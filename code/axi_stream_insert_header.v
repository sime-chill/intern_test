==> flow/design.v <==
module axi_stream_insert_header
  #(
    parameter DATA_WD      = 32,
    parameter DATA_BYTE_WD = DATA_WD / 8
  )
  (
    input                             clk,
    input                             rst_n,
    input                             valid_in,
    input      [DATA_WD - 1 : 0]      data_in,
    input      [DATA_BYTE_WD - 1 : 0] keep_in,
    input                             last_in,
    output reg                        ready_in,
    output reg                        valid_out,
    output     [DATA_WD - 1 : 0]      data_out,
    output reg [DATA_BYTE_WD - 1 : 0] keep_out,
    output                            last_out,
    input                             ready_out,
    input                             valid_insert,
    input      [DATA_WD - 1 : 0]      header_insert,
    input      [DATA_BYTE_WD - 1 : 0] keep_insert,
    output reg                        ready_insert
  );
  localparam                       KEEP_WD           = $clog2(DATA_BYTE_WD);
  wire                             header_fire;
  assign header_fire = ready_insert && valid_insert;
  wire                             data_fire;
  assign data_fire   = ready_in && valid_in;                                           
  wire                             start;
  assign start       = valid_in && valid_insert;
  reg                              last_reg;
  always @(posedge clk) last_reg <= (!rst_n) ? 0 : last_in;
  reg                              valid_insert_keep;                        
  always @(posedge clk) begin
    if(!rst_n) valid_insert_keep            <= 0;
    else if(valid_insert) valid_insert_keep <= 1;
    else if(last_out) valid_insert_keep     <= 0;
  end
  reg                              insert_shake_once;                        
  always @(posedge clk) begin
    if(!rst_n) insert_shake_once           <= 0;
    else if(header_fire) insert_shake_once <= 1;
    else if(last_out) insert_shake_once    <= 0;
  end
  always @(*) begin  
    ready_insert = (!ready_out || valid_out) && !insert_shake_once;
  end
  always @(*) begin  
    ready_in = !ready_out || valid_out;
  end
  reg        [KEEP_WD : 0]         data_count;
  reg        [KEEP_WD : 0]         data_count_reg;
  reg        [KEEP_WD : 0]         header_count_reg;                         
  reg                              last_next;
  integer                          i, j;                                     
  always @(*) begin
    data_count = 0;
    for(i = DATA_BYTE_WD - 1; i >= 0; i = i - 1) begin
      if(keep_in[i]) data_count = DATA_BYTE_WD - i;
    end
  end
  always @(posedge clk) data_count_reg <= (!rst_n) ? 0 : data_count;
  always @(posedge clk) begin
    if(!rst_n) header_count_reg        <= 0;
    else if(start) begin
      header_count_reg                 <= 0;
      for(j = 0; j < DATA_BYTE_WD; j = j + 1) begin
        if(keep_insert[j]) header_count_reg <= j + 1;
      end
    end
    else if(last_out) header_count_reg <= 0;
  end
  always @(posedge clk) begin
    if(!rst_n) last_next       <= 0;
    else if(last_in) last_next <= header_count_reg + data_count > DATA_BYTE_WD ? 1 : 0;
    else last_next             <= 0;
  end
  reg                              last_next_1;                              
  always @(posedge clk) last_next_1 <= (!rst_n) ? 0 : last_next;
  assign last_out    = last_reg && !last_next ? last_reg : last_next_1;
  always @(posedge clk) begin
    if(!rst_n) valid_out                       <= 0;
    else if(last_next) valid_out               <= 1;
    else if(!valid_out || ready_out) valid_out <= valid_in && (valid_insert_keep || valid_insert);
  end
  always @(posedge clk) begin
    if(!rst_n) keep_out <= 0;
    else if(!valid_out || ready_out) begin
      if(start) keep_out          <= {DATA_BYTE_WD{1'b1}};
      else if(last_in) keep_out   <= (header_count_reg + data_count >= DATA_BYTE_WD) ? {DATA_BYTE_WD{1'b1}} : {$signed(keep_in) >>> header_count_reg};
      else if(data_fire) keep_out <= {DATA_BYTE_WD{1'b1}};
      else if(last_next) keep_out <= 4'sb1000 >>> (header_count_reg + data_count_reg - DATA_BYTE_WD - 1);  
    end
    else keep_out       <= 0;
  end
  reg        [2 * DATA_WD - 1 : 0] shift_reg;
  always @(posedge clk) begin
    if(start && !header_fire) shift_reg       <= {header_insert, data_in};
    else if(data_fire || last_next) shift_reg <= {shift_reg[DATA_WD - 1 : 0], data_in};
    else shift_reg                            <= 0;
  end
  wire       [2 * DATA_WD - 1 : 0] shift_res;
  assign shift_res   = shift_reg << ({3'b0, (DATA_BYTE_WD - header_count_reg)} << 3);  
  assign data_out    = shift_res[2 * DATA_WD - 1 : DATA_WD];
endmodule
; ---- Tool chain data of axi_stream_insert_header
; The steps from the RTL of axi_stream_insert_header to its reports follow in flow order.
; Lines are those of the file above, counted from 1.
; Operators: Yosys type, input widths -> output width; for muxes data width and select width s.
; Cell names lack the library's common part.
; Not given: n/a
[setup]
design = axi_stream_insert_header
clk_port = clk
lib = sky130hd
pvt_corner = tt_025C_1v80

; ---- Word level
; Counts by Yosys on the flattened word-level netlist (proc, flatten, opt, wreduce; memories kept). Register bits leave out memories and registers merged into their read ports (data or address). Print and check cells are left out. Cells with the same type and inputs are merged into one.
[word_totals]
word_cells = 67
input_bits = 78
register_bits = 80
[op_classes]
shifts = 3
compare = 2
n_addsub = 5
n_mux = 24
reduce_logical = 23
[op_table]
columns = cell, n
row1 = $mux 64, 2
row2 = $shl 64x35->64, 1
row3 = $gt 32x3->1 const B, 1
row4 = $sshr 4x32->4 const A, 1
row5 = $mux 4, 5
row6 = $mux 3, 6
row7 = $mux 1, 9
row8 = $reduce_bool 2->1, 4
row9 = $add 3x3->4, 2
row10 = $logic_and 1x1->1, 7
row11 = $sub 5x2->6 const B, 1
row12 = $logic_not 1->1, 5
row13 = $sub 4x3->5 const B, 1
row14 = $logic_or 1x1->1, 4
row15 = $reduce_and 2->1, 2
row16 = $sub 3x3->4 const A, 1
row17 = $ge 4x3->1 const B, 1
row18 = $sshr 4x3->4, 1
row19 = $reduce_bool 4->1, 1
row20 = $mux 2, 2

; ---- Longest topological paths
; Longest topological path by Yosys (ltp), each cell counted once; first at word level (registers and memories cut), then after technology mapping (sequential cells cut; the memories' decode and read muxes count).
[depth]
ltp_word = 9
abc_area = 0
ltp_mapped = 11

; ---- Mapped cells and area
; The flow's flattened synthesis, as Yosys stat reports it; memories are mapped. The netlist is that of the ABC_AREA named above (0 if unset); the other value can give another one.
; The area totals of this step are shown rounded.
[types]
columns = type, n
row1 = dfxtp_1, 80
row2 = mux2i_1, 42
row3 = a21oi_1, 79
row4 = nand2_1, 83
row5 = nor2b_1, 38
row6 = nor2_1, 46
row7 = o21ai_0, 27
row8 = ha_1, 10
row9 = mux2_2, 11
row10 = nand3_1, 19
row11 = clkbuf_1, 24
row12 = mux4_2, 4
row13 = a211oi_1, 11
row14 = buf_2, 16
row15 = inv_1, 18
row16 = a22o_1, 6
row17 = a22oi_1, 6
row18 = o211ai_1, 6
; Other cell types: 41; their cells: 89.
[synth_totals]
ff_cells = 80
cell_count = 615
seqArea_um2 = 1600
yosys_area_um2 = 4880
n_buf = 47

; ---- Worst setup path after synthesis
; Path of least setup slack by OpenSTA after synthesis, without wires, with an ideal clock, recovery checks aside; 20% of the period is set as input and as output delay. Where synthesis merged equal registers, the netlist keeps one of their names.
[synth_timing]
path_kind = register to output
start = reg header_count_reg[0]
end = out data_out[25]
setup_slack_ns = 2.551
stages = 10
t_arrival_ns = 2.193
delay_ns = 2.193
launch_ns = 0.000
out_delay_ns = 1.186
required_time_ns = 4.744
n_path_buf = 4
period_ns = 5.93
period_less_setup_slack_ns = 3.379
; "delay_ns" is the arrival time less input delay plus setup time.
; A path that ends at an output port has no setup time.
; "stages" counts driving pins, that of a launching flip-flop among them; a cell with two outputs on the path counts twice.
; "period_less_setup_slack_ns" = period - worst setup slack (recovery checks aside). The figure is calculated, with input and output delays left at 20% of the set period.
; The rows between start and end are the longest chain of elaborated cells between them; the timing report does not say that the signal goes this way. Where chains are equally long, one stands for them.
; Each line given opens the expression or statement behind the cell; cells for indexed reads and writes are added by Yosys, which also makes memories of some case tables.
; At most two assigning lines are given for a register; there are more.
[synth_via]
path_cell_list = dfxtp_1 buf_2 buf_2 inv_1 ha_1 buf_2 xnor2_1 clkbuf_1 mux4_2 nor2_1
elab_chain_cells = 2
cells_between = 2
cone_lines = 1
[synth_lines]
columns = element, line
row1 = start: declaration, 53  ; reg        [KEEP_WD : 0]         header_count_reg;
row2 = start: assignment, 64  ; if(!rst_n) header_count_reg        <= 0;
row3 = start: assignment, 68  ; if(keep_insert[j]) header_count_reg <= j + 1;
row4 = $sub 3x3->4, 103  ; assign shift_res   = shift_reg << ({3'b0, (DATA_BYTE_WD - header_count_reg)} << 3);
row5 = $shl 64x35->64, 103
row6 = end: declaration, 15  ; output     [DATA_WD - 1 : 0]      data_out,

; ---- Worst path after layout
; From the final timing report of stored run 1: the path of least setup slack in the routed layout; clock arrival at registers is part of the times.
[layout_timing]
path_kind = register to output
start = reg header_count_reg[0]
end = out data_out[11]
stages = 8
n_path_buf = 2
out_delay_ns = 0.68
t_arrival_ns = 2.54
launch_ns = 0.35
required_time_ns = 2.73
setup_slack_ns = 0.19
period_ns = 3.41
; The rows between start and end are the longest chain of elaborated cells between them; the timing report does not say that the signal goes this way. Where chains are equally long, one stands for them.
; At most two assigning lines are given for a register; there are more.
[layout_via]
path_cell_list = dfxtp_4 inv_1 ha_4 xor2_4 buf_4 mux2_2 o22ai_1 clkdlybuf4s50_1
elab_chain_cells = 2
cells_between = 2
cone_lines = 1
[layout_lines]
columns = element, line
row1 = start: declaration, 53  ; reg        [KEEP_WD : 0]         header_count_reg;
row2 = start: assignment, 64  ; if(!rst_n) header_count_reg        <= 0;
row3 = start: assignment, 68  ; if(keep_insert[j]) header_count_reg <= j + 1;
row4 = $sub 3x3->4, 103  ; assign shift_res   = shift_reg << ({3'b0, (DATA_BYTE_WD - header_count_reg)} << 3);
row5 = $shl 64x35->64, 103
row6 = end: declaration, 15  ; output     [DATA_WD - 1 : 0]      data_out,

; Design axi_stream_insert_header on sky130hd. What follows are 2 stored runs of the flow, each under its own settings; their order means nothing. The constraints put input and output delay at 20% of the set period each and load the outputs with 0.01 pF.
; "achieved_clock_period_ns" means the clock period less the worst setup slack. The figure is calculated, with input and output delays left at 20% of the set period.
; By "worstPathTime_ns" is meant the share of the clock period that the worst setup path is allowed (20% is reserved at inputs, 20% at outputs), minus its slack. Clock arrival times at its registers enter into it.
; "design_power_mw": no workload was simulated; the value follows from the tool's default switching activity.
; The results are shown rounded.

[stored run 1: settings]
period_ns = 3.41
SETUP_SLACK_MARGIN = 0.2
CAP_MARGIN = 20
CORE_MARGIN = 2
CORE_UTILIZATION = 40
SLEW_MARGIN = 20
[stored run 1: results]
finalUtil_pct = 56.9
cell_area_final_um2 = 6810
fin_tns_ns = 0.000
hold_ws_ns = 0.492
synthesis_area_um2 = 4880
achieved_clock_period_ns = 3.221
worstPathTime_ns = 2.54
timing.worst_path_kind = register to output
design_die_area_um2 = 13100
design_power_mw = 2.93
final_setup_ws_ns = 0.189

[stored run 2: settings]
period_ns = 4.73
CORE_UTILIZATION = 46
PLACE_DENSITY_LB_ADDON = 0.07
TNS_END_PERCENT = 90
CTS_CLUSTER_SIZE = 39
SLEW_MARGIN = 5
MIN_ROUTING_LAYER = met2
CAP_MARGIN = 20
CORE_MARGIN = 2
[stored run 2: results]
achieved_clock_period_ns = 4.249
final_setup_ws_ns = 0.481
finalUtil_pct = 61.9
design_power_mw = 1.93
fin_tns_ns = 0.000
cell_area_final_um2 = 6390
worstPathTime_ns = 3.30
timing.worst_path_kind = register to output
hold_ws_ns = 0.491
design_die_area_um2 = 11400
synthesis_area_um2 = 4880
